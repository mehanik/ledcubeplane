==> flow/design.v <==
module planeController 
#(
    parameter   OUT_NUM = 64,
    parameter   D_WIDTH = 8,     
    parameter   C_WIDTH = 5,      
    parameter   MCU_CLK_DIVIDER = 2  
)
(
    input       clk,
    input       reset,
    input       [D_WIDTH - 1:0] dataIn,
    input       dataEn,
    input       rs,
    output      [OUT_NUM - 1:0] pwmOut,
    output      mcuClk
);
reg [C_WIDTH - 1:0] mem [0:OUT_NUM - 1];
reg [D_WIDTH - 2:0] memAddr;  
reg [C_WIDTH - 1:0] cnt;  
reg incDec;  
reg pwmEnabled;  
reg prevDataEn;
reg syncDataEn;
reg dataEnNegEdge;
assign mcuClk = cnt[MCU_CLK_DIVIDER];
always @(posedge clk) begin
    if (!reset) begin
        pwmEnabled <= 1'b0;
        memAddr <= 1'b0;
        incDec <= 1'b0;
    end else begin
        if (dataEnNegEdge) begin
            if (rs == 1'b1) begin
                casez(dataIn)  
                    8'b0000_001?: memAddr <= 'b0;  
                    8'b0000_01??: incDec <= dataIn[1];
                    8'b0000_1???: pwmEnabled <= dataIn[2];
                    8'b1???_????: memAddr <= dataIn[D_WIDTH - 2:0];  
                endcase
            end else begin
                if (incDec)
                    memAddr <= memAddr + 1'b1;
                else
                    memAddr <= memAddr - 1'b1;
            end
        end
    end
end
always @(posedge clk) begin
 dataEnNegEdge <= (prevDataEn == 1'b1 && syncDataEn == 1'b0);
end
always @(posedge clk) begin
    syncDataEn <= dataEn;
end
always @(posedge clk) begin
    prevDataEn <= syncDataEn;
end
always @(posedge clk)
begin
    if (!reset) begin
        cnt <= 0;
    end else begin
        if (cnt <= 8'b11101) begin  
            cnt <= cnt + 1'b1;
        end else begin
            cnt <= 0;
        end
    end
end
genvar i;
generate
for (i = 0; i < OUT_NUM; i = i + 1) begin: pwmOuts
    always @(posedge clk) begin
        if (reset) begin
            if (dataEnNegEdge) begin
                if (rs == 1'b1 && dataIn == 8'b0000_0001) begin  
                    mem[i] <= 'b0;
                end else begin
                    if (memAddr == i[C_WIDTH - 1:0]) begin
                        mem[i] <= dataIn[C_WIDTH - 1:0];  
                    end
                end
            end
        end
    end
    assign pwmOut[i] = pwmEnabled ? ({1'b0, cnt} < mem[i]) : 1'b0;
end
endgenerate
endmodule  
From RTL to reports: planeController
The steps from the RTL of planeController to its reports follow in flow order.
Lines are those of the file above, counted from 1.
Not given: -
- top module: planeController
- clock port: clk
- standard-cell library: sky130hd
- timing corner: tt_025C_1v80

Word level
Yosys after proc, flatten, opt, wreduce and memory -nomap, before mapping. Print and check cells are not counted. Equal cells are merged and count once.
- noted elaborated cells: 250
- output and inout port bits at 65
- noted flip-flop bits (word level): 177
- bits of input ports at 12
- muxes and demuxes at 67
- reductions and logical operators: 71
- noted add/sub/neg operators: 3
- equality and inequality tests: 36
- noted order comparisons: 33
- noted bitwise logic cells: 1
- operator list (cell ; count):
    < comparator 5 bit ; 32
    two-way mux 5 bit ; 32
    == test 7 x 5 -> 1 bit with constant B ; 16
    AND reduction 3 bit ; 34
    nonzero test 2 bit ; 32
    == test 7 x 4 -> 1 bit with constant B ; 8
    two-way mux 1 bit ; 32
    == test 7 x 3 -> 1 bit with constant B ; 4
    == test 7 x 1 -> 1 bit with constant B ; 2
    == test 7 x 2 -> 1 bit with constant B ; 2
    case mux 7 bit (select 2 bit) ; 1
    two-way mux 7 bit ; 2
    == test 8 x 1 -> 1 bit with constant B ; 1
    adder 7 x 1 -> 7 bit with constant B ; 1
    subtractor 7 x 1 -> 7 bit with constant B ; 1
    logical NOT 7 bit ; 1
    == test 6 x 1 -> 1 bit with constant B ; 1
    adder 5 x 1 -> 5 bit with constant B ; 1
    == test 5 x 1 -> 1 bit with constant B ; 1
    less-or-equal comparator 5 bit with constant B ; 1
    AND reduction 2 bit ; 2
    inequality test 3 x 2 -> 1 bit with constant B ; 1
    logical AND 1 bit ; 2
    NOT 1 bit ; 1

Longest topological paths
Depth = most cells in a row (Yosys ltp): at word level without a register or memory, in the mapped netlist without a sequential cell, where the memories' decode and read muxes count.
- noted depth after elaboration: 4
- ABC_AREA at 0
- noted gate-level depth with buffers: 7

Mapped cells and area
Yosys stat after the flow's synthesis: flattened, memories mapped to cells. It holds for the ABC_AREA given above (unset counts as 0); a run with the other value may have another netlist.
- cell types (type ; count ; area in all (µm²)):
    sky130_fd_sc_hd__edfxtp_1 ; 160 ; 4.8E+03
    sky130_fd_sc_hd__ha_1 ; 136 ; 1.7E+03
    sky130_fd_sc_hd__a21o_1 ; 96 ; 720.691
    sky130_fd_sc_hd__inv_1 ; 134 ; 502.982
    sky130_fd_sc_hd__nand2b_1 ; 66 ; 412.896
    sky130_fd_sc_hd__a21oi_1 ; 70 ; 350.336
    sky130_fd_sc_hd__dfxtp_1 ; 17 ; 340.326
    sky130_fd_sc_hd__buf_4 ; 32 ; 240.23
    sky130_fd_sc_hd__nand2_1 ; 31 ; 116.362
    sky130_fd_sc_hd__clkbuf_1 ; 19 ; 71.318
    sky130_fd_sc_hd__o21ai_0 ; 10 ; 50.048
    sky130_fd_sc_hd__nand3_1 ; 9 ; 45.043
    sky130_fd_sc_hd__nor2b_1 ; 7 ; 43.792
    sky130_fd_sc_hd__nor2_1 ; 10 ; 37.536
    sky130_fd_sc_hd__xor2_1 ; 4 ; 35.034
    sky130_fd_sc_hd__buf_6 ; 3 ; 33.782
    sky130_fd_sc_hd__mux2i_1 ; 3 ; 30.029
    sky130_fd_sc_hd__o311ai_4 ; 1 ; 26.275
Other cell types: 28; their cells: 47.
- noted mapped cells: 855
- noted mapped flip-flops: 177
- noted cell area after synthesis: 9927.0 µm²

Path before layout
OpenSTA on the mapped netlist: ideal clock, no wires. The path of least setup slack (recovery checks aside). Input and output delay are each 20% of the period. Register names are those of the netlist, which keeps one name where synthesis merged equal registers.
- kind: register to output
- start point: reg cnt[1]
- end point: out pwmOut[44]
- arrival at 2.257 ns
- buffers on the path: 1
- noted stages: 7
- setup slack: 0.551 ns
- output delay at 0.702 ns
- noted launch time at the first pin: 0.000 ns
- noted clock period: 3.51 ns
- path delay: 2.257 ns
- noted synthesis period reached: 2.959 ns
"path delay" is the arrival time less input delay plus setup time.
At an output port there is no setup time.
"stages" counts driving pins, that of a launching flip-flop among them; a cell with two outputs on the path counts twice.
"synthesis period reached" = period - worst setup slack (recovery checks aside). The figure is calculated, with input and output delays left at 20% of the set period.
The rows between start and end are the longest chain of elaborated cells between them; the timing report does not say that the signal goes this way. Where chains are equally long, one stands for them.
Each line given opens the expression or statement behind the cell; cells for indexed reads and writes are added by Yosys, which also makes memories of some case tables.
A register here has more assigning lines than the two given.
- path through: sky130_fd_sc_hd__dfxtp_1 > sky130_fd_sc_hd__ha_1 > sky130_fd_sc_hd__a21o_1 > sky130_fd_sc_hd__a21o_1 > sky130_fd_sc_hd__a21o_1 > sky130_fd_sc_hd__a21oi_1 > sky130_fd_sc_hd__buf_4
- length of the longest elaborated chain: 2
- elaborated cells on any way between the ends at 2
- noted RTL lines with such cells: 1
- those cells by class: compare (1); mux (1)
- ends and longest elaborated chain, post-synthesis (item ; RTL line ; RTL):
    start, declared ; 19 ; reg [C_WIDTH - 1:0] cnt;
    start, assigned ; 61 ; cnt <= 0;
    start, assigned ; 64 ; cnt <= cnt + 1'b1;
    < comparator 5 bit ; 86 ; assign pwmOut[i] = pwmEnabled ? ({1'b0, cnt} < mem[i]) : 1'b0;
    two-way mux 1 bit ; 86 ;
    end, declared ; 14 ; output      [OUT_NUM - 1:0] pwmOut,
Nets of the timed path that keep an RTL name, with a line that drives or declares them; the list need not be complete.
- nets with RTL names, path post-synthesis (net ; RTL line):
    pwmOut[12] ; 86

Path in the finished layout
From the final timing report of run 1: the path of least setup slack in the routed layout; clock arrival at registers is part of the times.
- kind: register to output
- start point: reg cnt[1]
- end point: out pwmOut[16]
- noted stages: 8
- noted clock period: 2.07 ns
- noted launch time at the first pin: 0.43 ns
- arrival at 2.10 ns
- setup slack: -0.45 ns
- buffers on the path: 2
- output delay at 0.41 ns
The rows between start and end are the longest chain of elaborated cells between them; the timing report does not say that the signal goes this way. Where chains are equally long, one stands for them.
A register here has more assigning lines than the two given.
- path through: sky130_fd_sc_hd__dfxtp_4 > sky130_fd_sc_hd__buf_12 > sky130_fd_sc_hd__ha_4 > sky130_fd_sc_hd__a21o_1 > sky130_fd_sc_hd__a21o_1 > sky130_fd_sc_hd__a21o_1 > sky130_fd_sc_hd__a21oi_2 > sky130_fd_sc_hd__buf_2
- length of the longest elaborated chain: 2
- elaborated cells on any way between the ends at 2
- noted RTL lines with such cells: 1
- those cells by class: compare (1); mux (1)
- ends and longest elaborated chain, after layout (item ; RTL line ; RTL):
    start, declared ; 19 ; reg [C_WIDTH - 1:0] cnt;
    start, assigned ; 61 ; cnt <= 0;
    start, assigned ; 64 ; cnt <= cnt + 1'b1;
    < comparator 5 bit ; 86 ; assign pwmOut[i] = pwmEnabled ? ({1'b0, cnt} < mem[i]) : 1'b0;
    two-way mux 1 bit ; 86 ;
    end, declared ; 14 ; output      [OUT_NUM - 1:0] pwmOut,

--- measured runs ---
Stored flow runs of planeController (2 of them; Yosys, OpenROAD, sky130hd). They differ in their settings and are not a sequence. Constraints: input delay and output delay 20% of the set period each, output load 0.01 pF.
By "achieved clock period" is meant the clock period of the run minus its worst setup slack. This is arithmetic on one report: input and output delays are still those of the set period (20% each).
By "critical path time" is meant the share of the clock period that the worst setup path is allowed (20% is reserved at inputs, 20% at outputs), minus its slack. Clock arrival times at its registers enter into it.
"total power after layout" rests on the timing tool's default activity at the inputs, not on a simulated workload.

Run 1

==> flow/run.sh <==
#!/bin/bash
# the make line also repeats the synthesis and layout settings of config.mk as NAME=value (left out here)
make -C /OpenROAD-flow-scripts/flow DESIGN_CONFIG=/design/flow/config.mk WORK_HOME=/design/flow/orfs CLKGATE_MAP_FILE= finish
==> flow/config.mk <==
export PLATFORM = sky130hd
export DESIGN_NAME = planeController
export DESIGN_NICKNAME = planeController
export VERILOG_FILES = /design/flow/design.v
export SDC_FILE = /design/flow/constraint.sdc
export NUM_CORES = 4
export LEC_CHECK = 0
export ABC_AREA = 0
export CAP_MARGIN = 20
export CORE_ASPECT_RATIO = 0.9
export CORE_MARGIN = 2
export CORE_UTILIZATION = 37
export CTS_CLUSTER_DIAMETER = 186
export GPL_ROUTABILITY_DRIVEN = 1
export MIN_ROUTING_LAYER = met2
export PLACE_DENSITY = 0.5
export SETUP_SLACK_MARGIN = 0.36
export SLEW_MARGIN = 15
==> flow/constraint.sdc <==
create_clock -name core_clock -period 2.07 [get_ports {clk}]
set_input_delay 0.4140 -clock core_clock [delete_from_list [all_inputs] [get_ports {clk}]]
set_output_delay 0.4140 -clock core_clock [all_outputs]
set_load 0.01 [all_outputs]

Measured in run 1:
- area of the die at 28157.8 µm²
- setup slack of the worst path: -0.448 ns
- critical path time at 2.10 ns
- worst setup path kind: register to output
- utilization after routing: 47.7%
- worst hold slack: 0.354 ns
- standard-cell area after layout: 12510.7 µm²
- cell area after synthesis at 9927.0 µm²
- achieved clock period at 2.518 ns
- noted the total negative slack: -25.051 ns
- total power after layout at 7.848 mW

Run 2

==> flow/run.sh <==
#!/bin/bash
# the make line also repeats the synthesis and layout settings of config.mk as NAME=value (left out here)
make -C /OpenROAD-flow-scripts/flow DESIGN_CONFIG=/design/flow/config.mk WORK_HOME=/design/flow/orfs CLKGATE_MAP_FILE= finish
==> flow/config.mk <==
export PLATFORM = sky130hd
export DESIGN_NAME = planeController
export DESIGN_NICKNAME = planeController
export VERILOG_FILES = /design/flow/design.v
export SDC_FILE = /design/flow/constraint.sdc
export NUM_CORES = 4
export LEC_CHECK = 0
export CAP_MARGIN = 5
export CELL_PAD_IN_SITES_GLOBAL_PLACEMENT = 0
export CORE_MARGIN = 2
export CORE_UTILIZATION = 61
export CTS_CLUSTER_DIAMETER = 61
export GPL_TIMING_DRIVEN = 1
export PLACE_DENSITY_LB_ADDON = 0.04
export SETUP_SLACK_MARGIN = 0.05
export SLEW_MARGIN = 20
export TNS_END_PERCENT = 90
==> flow/constraint.sdc <==
create_clock -name core_clock -period 4.57 [get_ports {clk}]
set_input_delay 0.9140 -clock core_clock [delete_from_list [all_inputs] [get_ports {clk}]]
set_output_delay 0.9140 -clock core_clock [all_outputs]
set_load 0.01 [all_outputs]

Measured in run 2:
- area of the die at 17310.7 µm²
- setup slack of the worst path: 0.820 ns
- critical path time at 2.84 ns
- worst setup path kind: register to output
- utilization after routing: 71.3%
- worst hold slack: 0.356 ns
- standard-cell area after layout: 11322.1 µm²
- cell area after synthesis at 9927.0 µm²
- achieved clock period at 3.750 ns
- noted the total negative slack: 0.000 ns
- total power after layout at 3.480 mW
--- end ---
